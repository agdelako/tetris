==> flow/design.v <==
`timescale 1ns / 1ps
module Grid(
			vclk,
			sw_grid,
			hcount,
			vcount,
			pixel_grid
);
	input						vclk; 
	input						sw_grid;
	input		[10:0]	hcount;
  input 	[9:0]	 	vcount;
	output	[7:0]		pixel_grid;
	reg		[7:0]			pixel_grid;
	always @(posedge vclk)
	begin
			if (sw_grid)
			begin
				if ((hcount >= 104 && hcount <= 468) && (vcount >= 17 && vcount <= 589) && 
						(hcount == 104 || hcount == 130 || hcount == 156 || hcount == 182 || 
						hcount == 208 || hcount == 234 || hcount == 260 || hcount == 286 || 
						hcount == 312 || hcount == 338 || hcount == 364 || hcount == 390 || 
						hcount == 416 || hcount == 442 || hcount == 468 ||
						vcount == 17 || vcount == 43 || vcount == 69 || vcount == 95 ||
						vcount == 121 || vcount == 147 || vcount == 173 || vcount == 199 ||
						vcount == 225 || vcount == 251 || vcount == 277 || vcount == 303 ||
						vcount == 329 || vcount == 355 || vcount == 381 || vcount == 407 ||
						vcount == 433 || vcount == 459 || vcount == 485 || vcount == 511 ||
						vcount == 537 || vcount == 563 || vcount == 589))
						pixel_grid = 8'b1111_1111;
				else
						pixel_grid = 8'b0000_0000;
			end
	end
endmodule
# Tool chain data of Grid
# What the tools print for Grid, step after step.
# Line numbers count from 1 in the design file above.
# Operators: Yosys type, input widths -> output width; for muxes data width and select width s.
# Cell names lack the library's common part.
# Not given: -
[inputs] top_module="Grid" clock_port="vclk" library="sky130hd" pvt_corner="tt_025C_1v80"

# Word-level counts
# Counts by Yosys on the flattened word-level netlist (proc, flatten, opt, wreduce; memories kept). Register bits leave out memories and registers merged into their read ports (data or address); mux counts leave out enables and synchronous resets folded into registers. Print and check cells are left out. Cells with the same type and inputs are merged into one.
[classes] eq_ne=38 muxes=1 n_cmp=4 n_reduce_logical=41
[op_table] op="$eq 10x9->1 const B" n=10
[op_table] op="$eq 11x9->1 const B" n=9
[op_table] op="$eq 11x8->1 const B" n=5
[op_table] op="$eq 10x8->1 const B" n=5
[op_table] op="$logic_or 1x1->1" n=37
[op_table] op="$eq 10x10->1 const B" n=3
[op_table] op="$eq 10x7->1 const B" n=3
[op_table] op="$ge 11x7->1 const B" n=1
[op_table] op="$eq 11x7->1 const B" n=1
[op_table] op="$le 11x9->1 const B" n=1
[op_table] op="$le 10x10->1 const B" n=1
[op_table] op="$ge 10x5->1 const B" n=1
[op_table] op="$eq 10x5->1 const B" n=1
[op_table] op="$eq 10x6->1 const B" n=1
[op_table] op="$mux 8" n=1
[op_table] op="$logic_and 1x1->1" n=4
[word_totals] word_cells=85 output_inout_bits=8 register_bits=8 input_bits=23

# Logic depth
# Longest topological path by Yosys (ltp), each cell counted once; first at word level (registers and memories cut), then after technology mapping (sequential cells cut; the memories' decode and read muxes count).
[depth] word_depth=40 abc_area=0 mapped_depth=6 ltp_nobuf=5

# After synthesis
# Source: synth_stat.txt of the flow (Yosys; design flattened, memories mapped). It holds for the ABC_AREA given above (unset counts as 0); a run with the other value may have another netlist.
# Totals and module areas in this step are rounded.
[synth_totals] yosys_area_mm2=0.000896 sequential_area_mm2=0.00003 cells=121 ff_cells=1
[types] cell="buf_4" n=8 type_area_um2=60.058
[types] cell="nor4bb_1" n=6 type_area_um2=60.058
[types] cell="buf_6" n=5 type_area_um2=56.304
[types] cell="o2111ai_1" n=5 type_area_um2=43.792
[types] cell="nor4_1" n=6 type_area_um2=37.536
[types] cell="nand4b_1" n=4 type_area_um2=35.034
[types] cell="nor2_1" n=9 type_area_um2=33.782
[types] cell="edfxtp_1" n=1 type_area_um2=30.029
[types] cell="a2111oi_0" n=3 type_area_um2=26.275
[types] cell="nor4b_1" n=3 type_area_um2=26.275
[types] cell="or3b_1" n=3 type_area_um2=26.275
[types] cell="nand3_1" n=5 type_area_um2=25.024
[types] cell="nand3b_1" n=3 type_area_um2=22.522
[types] cell="o211ai_1" n=3 type_area_um2=22.522
[types] cell="buf_2" n=4 type_area_um2=20.019
[types] cell="a31oi_1" n=3 type_area_um2=18.768
[types] cell="nand4_1" n=3 type_area_um2=18.768
[types] cell="o221ai_1" n=2 type_area_um2=17.517
# Other cell types: 30; their cells: 45.

# Path before layout
# Source: OpenSTA report_checks on the synthesized netlist (no wires, ideal clock, input and output delay 20% of the period each), path of least setup slack; recovery checks are left aside. Register names are those of the netlist, which keeps one name where synthesis merged equal registers.
[synth_path] kind="input -> register" startpoint="input hcount[1]" endpoint="register pixel_grid[6]" required_ns=1.794 period_ns=2.06 stages=6 arrival_ns=1.503 setup_time_ns=0.266 delay_ns=1.357 in_delay_ns=0.412 path_slack_ns=0.291 launch_ns=0.412 period_less_setup_slack_ns=1.769
# "delay_ns" = arrival - input delay + setup time.
# "stages" counts driving pins, that of a launching flip-flop among them; a cell with two outputs on the path counts twice.
# "period_less_setup_slack_ns" is the clock period less the worst setup slack; recovery checks do not enter. This is arithmetic on one report: input and output delays are still those of the set period (20% each).
# The rows between start and end are the longest chain of elaborated cells between them; the timing report does not say that the signal goes this way. Where chains are equally long, one stands for them.
# Each line given opens the expression or statement behind the cell; cells for indexed reads and writes are added by Yosys, which also makes memories of some case tables.
[synth_between] path_cell_list="clkbuf_8 > and3b_2 > o211a_1 > a2111oi_0 > o32a_1 > a31oi_1" elab_chain_cells=40 cells_between=58 lines_between=5
[synth_lines] element="start, declared" line_no=11 text="input [10:0] hcount;"
[synth_lines] element="$eq 11x7->1" line_no=20 text="(hcount == 104 || hcount == 130 || hcount == 156 || hcount == 182 ||"
[synth_lines] element="$logic_or 1x1->1 (37 in a row)" line_no=20
[synth_lines] element="$logic_and 1x1->1" line_no=19 text="if ((hcount >= 104 && hcount <= 468) && (vcount >= 17 && vcount <= 589) &&"
[synth_lines] element="$mux 8" line_no=19
[synth_lines] element="end, assigned" line_no=30 text="pixel_grid = 8'b1111_1111;"
[synth_lines] element="end, assigned" line_no=32 text="pixel_grid = 8'b0000_0000;"
[synth_lines] element="end, declared" line_no=13 text="output [7:0] pixel_grid;"

# Timing after layout
# From the final timing report of flow run A: the path of least setup slack in the routed layout; clock arrival at registers is part of the times.
[layout_path] kind="input -> register" startpoint="input vcount[4]" endpoint="register pixel_grid[6]" launch_ns=0.60 setup_time_ns=0.27 in_delay_ns=0.60 required_ns=2.71 arrival_ns=2.18 path_slack_ns=0.53 period_ns=2.98 stages=7
# The rows between start and end are the longest chain of elaborated cells between them; the timing report does not say that the signal goes this way. Where chains are equally long, one stands for them.
[layout_between] path_cell_list="clkdlybuf4s50_1 > buf_4 > nor3_1 > nor4bb_1 > or4_1 > o2111ai_1 > a31oi_1" elab_chain_cells=26 cells_between=52 lines_between=8
[layout_lines] element="start, declared" line_no=12 text="input [9:0] vcount;"
[layout_lines] element="$eq 10x5->1" line_no=24 text="vcount == 17 || vcount == 43 || vcount == 69 || vcount == 95 ||"
[layout_lines] element="$logic_or 1x1->1 (23 in a row)" line_no=20 text="(hcount == 104 || hcount == 130 || hcount == 156 || hcount == 182 ||"
[layout_lines] element="$logic_and 1x1->1" line_no=19 text="if ((hcount >= 104 && hcount <= 468) && (vcount >= 17 && vcount <= 589) &&"
[layout_lines] element="$mux 8" line_no=19
[layout_lines] element="end, assigned" line_no=30 text="pixel_grid = 8'b1111_1111;"
[layout_lines] element="end, assigned" line_no=32 text="pixel_grid = 8'b0000_0000;"
[layout_lines] element="end, declared" line_no=13 text="output [7:0] pixel_grid;"

# Measured data: module Grid, platform sky130hd, 2 stored runs of the flow under differing settings, order arbitrary. Input and output delays are each 20% of the period that was set; the output load is 0.01 pF.
# "achieved_period_ns": clock period set for the run, less the worst setup slack. It is reckoned from that one timing run; input and output delays stay at 20% of the period that was set.
# "worstPathTime_ns" is the time allowed to the run's worst setup path (the clock period less input and output delay, where it has them) less its slack. Clock arrival times count: a late capture clock shortens it, a late launch clock lengthens it.
# "total_power_uw" is the tool's figure for a default switching activity; nothing was simulated.
# Results are given in rounded form.
run="flow run A" settings period_ns=2.98 CORE_UTILIZATION=20 SETUP_SLACK_MARGIN=0.37 PLACE_DENSITY_LB_ADDON=0.23 CORE_MARGIN=8 CELL_PAD_IN_SITES_DETAIL_PLACEMENT=0 GPL_ROUTABILITY_DRIVEN=1 CTS_CLUSTER_DIAMETER=165 CAP_MARGIN=0 MIN_ROUTING_LAYER="met1" MAX_ROUTING_LAYER="met4" SLEW_MARGIN=20
run="flow run A" results achieved_period_ns=2.451 die_footprint_mm2=0.00688 setup_worst_slack_ns=0.529 layout_stdcell_area_mm2=0.00119 total_negative_slack_ns=0.000 total_power_uw=150 worstPathTime_ns=1.86 path_kind="input -> register" synth_chip_area_mm2=0.000896 ws_hold_ns=1.19
run="flow run B" settings period_ns=1.71 CORE_UTILIZATION=21 PLACE_DENSITY=0.39 CORE_ASPECT_RATIO=0.65 CORE_MARGIN=8 CELL_PAD_IN_SITES_GLOBAL_PLACEMENT=3 TNS_END_PERCENT=80 ABC_AREA=0 GPL_TIMING_DRIVEN=1 CAP_MARGIN=35 MIN_ROUTING_LAYER="met1" SLEW_MARGIN=20
run="flow run B" results achieved_period_ns=1.866 die_footprint_mm2=0.00666 setup_worst_slack_ns=-0.156 layout_stdcell_area_mm2=0.00175 total_negative_slack_ns=-0.156 total_power_uw=414 worstPathTime_ns=1.52 path_kind="input -> register" synth_chip_area_mm2=0.000896 ws_hold_ns=0.944
