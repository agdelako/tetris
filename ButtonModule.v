==> flow/design.v <==
`timescale 1ns / 1ps
module ButtonModule(
			 vclk,
			 rst,
			 button,
			 debounced_button 
);
	input					vclk;
	input					rst;
	input					button;
  output				debounced_button;
	reg [18:0]			count;
	reg 					new;
	reg						debounced_button;
	always @(posedge vclk)
	begin
		if (rst)
		begin
			count = 19'b0;
			new = button;
			debounced_button = button;
		end
		else 
		begin
			if (button != new)
			begin
				new = button;
				count = 19'b0;
			end
			else if (count == 19'd500000) 
			begin
				debounced_button = new;
			end
			else
			begin
				count = count + 19'b1;
			end
		end
	end	
endmodule
* Step by step through the tools: ButtonModule *
What the tools print for ButtonModule, step after step.
Line numbers count from 1 in the design file above.
Operators: Yosys type, input widths -> output width; for muxes data width and select width s.
A cell with - has no value.

inputs
  design top = ButtonModule
  clock = vclk
  cell library = sky130hd
  corner = tt_025C_1v80

* Elaborated design *
Source: Yosys, flattened and elaborated, memories not mapped. Widths are those after wreduce. Registers that Yosys merges into a memory's read port (data or address) are not register bits. Print and check cells do not count.

cells by class
  add/sub/neg operators = 1
  eq/ne operators = 3
  multiplexer cells = 5
  reduce/logical cells = 4

operators with widths
  operator               count
  $add 19x1->19 const B  1
  $eq 19x19->1 const B   1
  $mux 1                 5
  $reduce_bool 2->1      2
  $ne 2x2->1 const B     1
  $reduce_and 2->1       1
  $reduce_or 2->1        1
  $ne 1x1->1             1

storage and ports
  bits in registers = 21
  input bits = 3
  cells after elaboration = 16

* Depth *
Longest topological path by Yosys (ltp), each cell counted once; first at word level (registers and memories cut), then after technology mapping (sequential cells cut; the memories' decode and read muxes count).

depth
  depth in word-level cells = 4
  ABC_AREA = 0
  depth in mapped cells = 6
  gate-level depth less buffers = 6

* After synthesis *
Source: synth_stat.txt of the flow (Yosys; design flattened, memories mapped). It holds for the ABC_AREA given above (unset counts as 0); a run with the other value may have another netlist.
The area totals of this step are shown rounded.

synthesis totals
  cell count = 113
  synthesis area = 1000 µm²
  sequential part of the area = 440 µm²
  flip-flop cells = 21
  buffers = 5

cell types
  cell type                  count  area in all (µm²)
  sky130_fd_sc_hd__dfxtp_1   19     380.365
  sky130_fd_sc_hd__xor2_1    11     96.342
  sky130_fd_sc_hd__edfxtp_1  2      60.058
  sky130_fd_sc_hd__nor2_1    13     48.797
  sky130_fd_sc_hd__a21oi_1   7      35.034
  sky130_fd_sc_hd__nand3_1   7      35.034
  sky130_fd_sc_hd__nand4_1   5      31.28
  sky130_fd_sc_hd__ha_1      2      25.024
  sky130_fd_sc_hd__buf_6     2      22.522
  sky130_fd_sc_hd__o31ai_1   3      22.522
  sky130_fd_sc_hd__or4_1     3      22.522
  sky130_fd_sc_hd__nor4bb_1  2      20.019
  sky130_fd_sc_hd__o21ai_0   4      20.019
  sky130_fd_sc_hd__and3_1    3      18.768
  sky130_fd_sc_hd__inv_1     5      18.768
  sky130_fd_sc_hd__or3_1     3      18.768
  sky130_fd_sc_hd__and4_1    2      17.517
  sky130_fd_sc_hd__nand3_4   1      17.517

Not listed: further types 13, cells in them 19.

* Path before layout *
Path of least setup slack by OpenSTA after synthesis, without wires, with an ideal clock, recovery checks aside; 20% of the period is set as input and as output delay. Where synthesis merged equal registers, the netlist keeps one of their names.

timing path after synthesis
  kind = input port to flip-flop
  from = in button
  to = reg new
  clock period = 2.19 ns
  library setup time = 0.338 ns
  launch time at the first pin = 0.438 ns
  arrival = 1.297 ns
  data required time = 1.852 ns
  setup slack = 0.555 ns
  path delay = 1.197 ns
  stages = 4
  buffers on the path = 2
  synthesis period reached = 1.635 ns

"path delay" = arrival - input delay + setup time.
"stages" counts driving pins, that of a launching flip-flop among them; a cell with two outputs on the path counts twice.
"synthesis period reached" is the clock period less the worst setup slack; recovery checks do not enter. This is arithmetic on one report: input and output delays are still those of the set period (20% each).
The rows between start and end are the longest chain of elaborated cells between them; the timing report does not say that the signal goes this way. Where chains are equally long, one stands for them.
A line is the first line of the expression or statement that the cell stems from. Yosys adds cells for indexed reads and writes and turns some case tables into memories.
The path ends at the enable pin of a flip-flop; only ways to that pin are counted.

between the ends, after synthesis
  cell sequence = sky130_fd_sc_hd__xor2_1 > sky130_fd_sc_hd__nand2b_1 > sky130_fd_sc_hd__clkbuf_1 > sky130_fd_sc_hd__clkbuf_1
  cells in the longest elaborated chain = 2

ends and longest elaborated chain, after synthesis
  item               line  RTL
  from (decl)        10    input button;
  $ne 1x1->1         25    if (button != new)
  $reduce_bool 2->1  -
  to (assign)        20    new = button;
  to (assign)        27    new = button;
  to (decl)          13    reg new;

FLOW RESULTS
============

ButtonModule: 2 stored runs of the Yosys and OpenROAD flow on sky130hd. The settings differ; the order carries no meaning. The constraints put input and output delay at 20% of the set period each and load the outputs with 0.01 pF.
A setting shown as -- is not set for that run.

item                                record 1  record 2
period_ns                           1.22      2.41
CORE_UTILIZATION                    53        65
SETUP_SLACK_MARGIN                  0.08      --
PLACE_DENSITY_LB_ADDON              0.2       0.25
CELL_PAD_IN_SITES_GLOBAL_PLACEMENT  1         3
CELL_PAD_IN_SITES_DETAIL_PLACEMENT  1         --
TNS_END_PERCENT                     45        --
GPL_TIMING_DRIVEN                   1         0
GPL_ROUTABILITY_DRIVEN              0         --
CTS_CLUSTER_SIZE                    57        --
CAP_MARGIN                          30        30
CORE_MARGIN                         2         4
SLEW_MARGIN                         20        20
MIN_ROUTING_LAYER                   --        met2

Record 1: no results, clock tree synthesis failed with DPL-0033
Record 2: no results, placement failed with FLW-0024
